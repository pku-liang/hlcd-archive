==> flow/design.v <==
module PE #(parameter W=8) (
    input logic clk, rst, stationaryCtrl,
    input logic [W-1:0] a_in,
    input logic [W-1:0] b_in,
    input logic [W-1:0] c_in,
    output logic [W-1:0] a_out,
    output logic [W-1:0] b_out,
    output logic [W-1:0] c_out
);
    logic [W-1:0] a, b, c;
    always_ff @(posedge clk) begin
        if (rst) begin
            a <= 0;
            b <= 0;
            c <= 0;
        end else begin
            a <= a_in;
            if (stationaryCtrl)
                b <= b_in;
            c <= c_in + a * b;
        end
    end
    assign a_out = a;
    assign b_out = b;
    assign c_out = c;
endmodule
module PEArray_inner #(
    parameter W = 8,
    parameter N = 4
)(
    input logic clk, rst, stationaryCtrl,
    input logic [N-1:0][W-1:0] a_in,
    input logic [N-1:0][W-1:0] b_in,
    input logic [N-1:0][W-1:0] c_in,
    output logic [N-1:0][W-1:0] c_out
);
    logic [N-1:0][N-1:0][W-1:0] a_ins, b_ins, c_ins;
    logic [N-1:0][N-1:0][W-1:0] a_outs, b_outs, c_outs;
    genvar i, j;
    for (i=0;i<N;i++)
        for (j=0;j<N;j++)
            PE#(.W(W)) pe( .a_in(a_ins[i][j]), .b_in(b_ins[i][j]), .c_in(c_ins[i][j]),
                .a_out(a_outs[i][j]), .b_out(b_outs[i][j]), .c_out(c_outs[i][j]), .*);
    for (j=0;j<N;j++) 
        assign a_ins[0][j] = a_in[j];
    for (i=1;i<N;i++) for (j=0;j<N;j++)
        assign a_ins[i][j] = a_outs[i-1][j];
    for (i=0;i<N;i++)
        assign b_ins[i][0] = b_in[i];
    for (i=0;i<N;i++) for (j=1;j<N;j++)
        assign b_ins[i][j] = b_outs[i][j-1];
    for (i=0;i<N;i++) begin
        assign c_ins[i][0] = c_in[i];
        assign c_out[i] = c_outs[i][N-1];
    end
    for (i=0;i<N;i++) for (j=1;j<N;j++)
        assign c_ins[i][j] = c_outs[i][j-1];
endmodule
module PEArray1 #(
    parameter W = 8,
    parameter N = 4
)(
    input logic clk, rst, stationaryCtrl,
    input logic [N-1:0][W-1:0] a_in,
    input logic [N-1:0][W-1:0] b_in,
    input logic [N-1:0][W-1:0] c_in,
    output logic [N-1:0][W-1:0] c_out
);
    PEArray_inner #(.W(W), .N(N)) pe(.*);
endmodule
## Tool chain data of PEArray1

The steps from the RTL of PEArray1 to its reports follow in flow order.
Line numbers count from 1 in the design file above.
Operators carry their Yosys type and port widths (W data, S select, Z words).
Cell names lack the library's common part.
Not given: --

| set-up | value |
|---|---|
| top module | PEArray1 |
| clock port | clk |
| cell library | sky130hd |
| library corner | tt_025C_1v80 |

## Elaborated design

Counts by Yosys on the flattened word-level netlist (proc, flatten, opt, wreduce; memories kept). Register bits leave out memories and registers merged into their read ports (data or address); mux counts leave out enables and synchronous resets folded into registers. Print and check cells are left out. Cells with the same type and inputs are merged into one.

| storage and ports | value |
|---|---|
| register bits | 384 |
| bits of input ports | 99 |
| word-level cells | 80 |

| operators by class | value |
|---|---|
| add/sub/neg operators | 16 |
| $mul | 16 |

Operators with widths:

| cell | number |
|---|---|
| $mul A8 B8 Y8 | 16 |
| $add A8 B8 Y8 | 16 |

## Logic depth

Yosys ltp: most cells in a row. Word level: on the elaborated netlist, between registers, memories and ports. Mapped: between sequential cells and ports; inverters and the memories' decode and read muxes count.

| logic depth | value |
|---|---|
| depth after elaboration | 2 |
| ABC_AREA | 0 |
| gate-level depth with buffers | 18 |

## After synthesis

The flow's flattened synthesis, as Yosys stat reports it; memories are mapped. The netlist is that of the ABC_AREA named above (0 if unset); the other value can give another one.
The area totals of this step are shown rounded.

| mapped netlist | value |
|---|---|
| cells in the netlist | 3042 |
| synthesis area | 28310 um^2 |
| sequential area | 7687 um^2 |
| mapped flip-flops | 384 |

Cell types:

| type | number | total area (um^2) |
|---|---|---|
| dfxtp_1 | 384 | 7.69E+03 |
| fa_1 | 288 | 5765.53 |
| ha_1 | 272 | 3.4E+03 |
| inv_1 | 574 | 2.15E+03 |
| xnor2_1 | 216 | 1.89E+03 |
| nand2_1 | 376 | 1.41E+03 |
| mux2i_1 | 128 | 1.28E+03 |
| and2_1 | 196 | 1.23E+03 |
| nor2b_1 | 197 | 1.23E+03 |
| nor2_1 | 187 | 701.923 |
| xor2_1 | 62 | 543.021 |
| a21o_1 | 32 | 240.23 |
| buf_2 | 37 | 185.178 |
| xnor2_2 | 10 | 162.656 |
| a21oi_1 | 31 | 155.149 |
| clkbuf_1 | 31 | 116.362 |
| buf_4 | 13 | 97.594 |
| nand2_2 | 3 | 18.768 |

Not listed: further types 4, cells in them 5.
By module: a second synthesis without flattening, with its own total; a netlist apart from the flattened one above.

| second synthesis, totals | value |
|---|---|
| cells (unflattened synthesis) | 2976 |
| area total of the unflattened synthesis | 28210 um^2 |

Rows give one instance, submodules left out.

Modules:

| module | times used | cells | area (um^2) | seq. area (um^2) |
|---|---|---|---|---|
| PE #(W=8) | 16 | 186 | 1763 | 480.5 |
| PEArray_inner | 1 | 0 | 0.0 | 0.0 |
| PEArray1 | 1 | 0 | 0.0 | 0.0 |

## Path before layout

Source: OpenSTA report_checks on the synthesized netlist (no wires, ideal clock, input and output delay 20% of the period each), path of least setup slack; recovery checks are left aside. Register names are those of the netlist, which keeps one name where synthesis merged equal registers.

| timing post-synthesis | value |
|---|---|
| kind | input to register |
| from | in c_in |
| to | reg pe.genblk1[1].genblk1[0].pe.c[7] |
| clock period | 7380 ps |
| external input delay | 1476 ps |
| launch time at the first pin | 1476 ps |
| arrival | 4585 ps |
| data required time | 7252 ps |
| slack | 2667 ps |
| path delay | 3237 ps |
| stages on the path | 14 |
| period reached after synthesis | 4713 ps |

"path delay" = arrival - input delay + setup time.
"stages on the path" counts driving pins, that of a launching flip-flop among them; a cell with two outputs on the path counts twice.
"period reached after synthesis" = period - worst setup slack (recovery checks aside). The figure is calculated, with input and output delays left at 20% of the set period.
An end named without its bit number is one bit of that signal or, where synthesis recoded a state register, one of its new flip-flops.
The rows between start and end are the longest chain of elaborated cells between them; the timing report does not say that the signal goes this way. Where chains are equally long, one stands for them.
Each line given opens the expression or statement behind the cell; cells for indexed reads and writes are added by Yosys, which also makes memories of some case tables.

| on the way, post-synthesis | value |
|---|---|
| path through | inv_1 -> fa_1 -> inv_1 -> fa_1 -> ha_1 -> inv_1 -> fa_1 -> inv_1 -> fa_1 -> a21o_1 -> a21oi_1 -> xnor2_2 -> xnor2_1 -> nor2_1 |
| length of the longest elaborated chain | 1 |
| elaborated cells on any way between the ends | 1 |
| source lines of those cells | 1 |
| classes of those cells | add/sub: 1 |

RTL lines, path post-synthesis:

| what | RTL line | text |
|---|---|---|
| start, declared | 66 | `input logic [N-1:0][W-1:0] c_in,` |
| $add A8 B8 Y8 | 20 | `c <= c_in + a * b;` |
| end, assigned | 15 | `c <= 0;` |
| end, assigned | 20 |  |
| end, declared | 10 | `logic [W-1:0] a, b, c;` |

## Worst path after layout

Path of least setup slack in the final report of flow run 1 (OpenROAD, finished layout, wires in). Where an end is a register, its clock arrival counts in the times.
The path's times are printed in steps of 10 ps; the period is the one set.

| timing post-layout | value |
|---|---|
| kind | register to register |
| from | reg pe.genblk1[0].genblk1[0].pe.b[1] |
| to | reg pe.genblk1[0].genblk1[0].pe.c[6] |
| clock period | 3320 ps |
| launch time at the first pin | 600 ps |
| arrival | 4180 ps |
| data required time | 3810 ps |
| slack | -370 ps |
| stages on the path | 17 |

The rows between start and end are the longest chain of elaborated cells between them; the timing report does not say that the signal goes this way. Where chains are equally long, one stands for them.

| on the way, post-layout | value |
|---|---|
| path through | dfxtp_4 -> and2_4 -> fa_1 -> inv_2 -> fa_1 -> inv_2 -> ha_4 -> inv_2 -> fa_1 -> inv_2 -> buf_6 -> buf_6 -> ha_4 -> a21o_1 -> a21oi_4 -> xor2_2 -> nor2_1 |
| length of the longest elaborated chain | 2 |
| elaborated cells on any way between the ends | 2 |
| source lines of those cells | 1 |
| classes of those cells | add/sub: 1; mul: 1 |

RTL lines, path post-layout:

| what | RTL line | text |
|---|---|---|
| start, declared | 10 | `logic [W-1:0] a, b, c;` |
| start, assigned | 14 | `b <= 0;` |
| start, assigned | 19 | `b <= b_in;` |
| $mul A8 B8 Y8 | 20 | `c <= c_in + a * b;` |
| $add A8 B8 Y8 | 20 |  |
| end, assigned | 15 | `c <= 0;` |
| end, assigned | 20 |  |
| end, declared | 10 |  |

==> runs of PEArray1 <==
Design PEArray1 on sky130hd. What follows are 2 stored runs of the flow, each under its own settings; their order means nothing. The constraints put input and output delay at 20% of the set period each and load the outputs with 0.01 pF.
"achieved clock period": clock period set for the run, less the worst setup slack. It is reckoned from that one timing run; input and output delays stay at 20% of the period that was set.
"power consumption": no workload was simulated; the value follows from the tool's default switching activity.
The results are shown rounded.

## Flow run 1

==> flow/run.sh <==
#!/bin/bash
# the make line also repeats the synthesis and layout settings of config.mk as NAME=value (left out here)
make -C /OpenROAD-flow-scripts/flow DESIGN_CONFIG=/design/flow/config.mk WORK_HOME=/design/flow/orfs CLKGATE_MAP_FILE= finish
==> flow/config.mk <==
export PLATFORM = sky130hd
export DESIGN_NAME = PEArray1
export DESIGN_NICKNAME = PEArray1
export VERILOG_FILES = /design/flow/design.v
export SDC_FILE = /design/flow/constraint.sdc
export NUM_CORES = 4
export LEC_CHECK = 0
export CAP_MARGIN = 15
export CELL_PAD_IN_SITES_DETAIL_PLACEMENT = 0
export CELL_PAD_IN_SITES_GLOBAL_PLACEMENT = 0
export CORE_MARGIN = 2
export CORE_UTILIZATION = 61
export CTS_CLUSTER_SIZE = 62
export GPL_ROUTABILITY_DRIVEN = 0
export MIN_ROUTING_LAYER = met2
export SETUP_SLACK_MARGIN = 0.44
export SLEW_MARGIN = 5
==> flow/constraint.sdc <==
create_clock -name core_clock -period 3.32 [get_ports {clk}]
set_input_delay 0.6640 -clock core_clock [delete_from_list [all_inputs] [get_ports {clk}]]
set_output_delay 0.6640 -clock core_clock [all_outputs]
set_load 0.01 [all_outputs]

| result of flow run 1 | value |
|---|---|
| synthesized cell area | 28310 um^2 |
| area inside the die boundary | 48150 um^2 |
| standard-cell area after layout | 36740 um^2 |
| utilization in the final report | 80.6% |
| setup slack of the worst path | -366 ps |
| post-route worst hold slack | 471 ps |
| power consumption | 12500 µW |
| achieved clock period | 3686 ps |

## Flow run 2

==> flow/run.sh <==
#!/bin/bash
# the make line also repeats the synthesis and layout settings of config.mk as NAME=value (left out here)
make -C /OpenROAD-flow-scripts/flow DESIGN_CONFIG=/design/flow/config.mk WORK_HOME=/design/flow/orfs CLKGATE_MAP_FILE= finish
==> flow/config.mk <==
export PLATFORM = sky130hd
export DESIGN_NAME = PEArray1
export DESIGN_NICKNAME = PEArray1
export VERILOG_FILES = /design/flow/design.v
export SDC_FILE = /design/flow/constraint.sdc
export NUM_CORES = 4
export LEC_CHECK = 0
export CAP_MARGIN = 20
export CORE_MARGIN = 2
export CORE_UTILIZATION = 40
export SLEW_MARGIN = 20
==> flow/constraint.sdc <==
create_clock -name core_clock -period 2.78 [get_ports {clk}]
set_input_delay 0.5560 -clock core_clock [delete_from_list [all_inputs] [get_ports {clk}]]
set_output_delay 0.5560 -clock core_clock [all_outputs]
set_load 0.01 [all_outputs]

| result of flow run 2 | value |
|---|---|
| synthesized cell area | 28310 um^2 |
| area inside the die boundary | 72920 um^2 |
| standard-cell area after layout | 37380 um^2 |
| utilization in the final report | 53.4% |
| setup slack of the worst path | -822 ps |
| post-route worst hold slack | 359 ps |
| power consumption | 14820 µW |
| achieved clock period | 3602 ps |
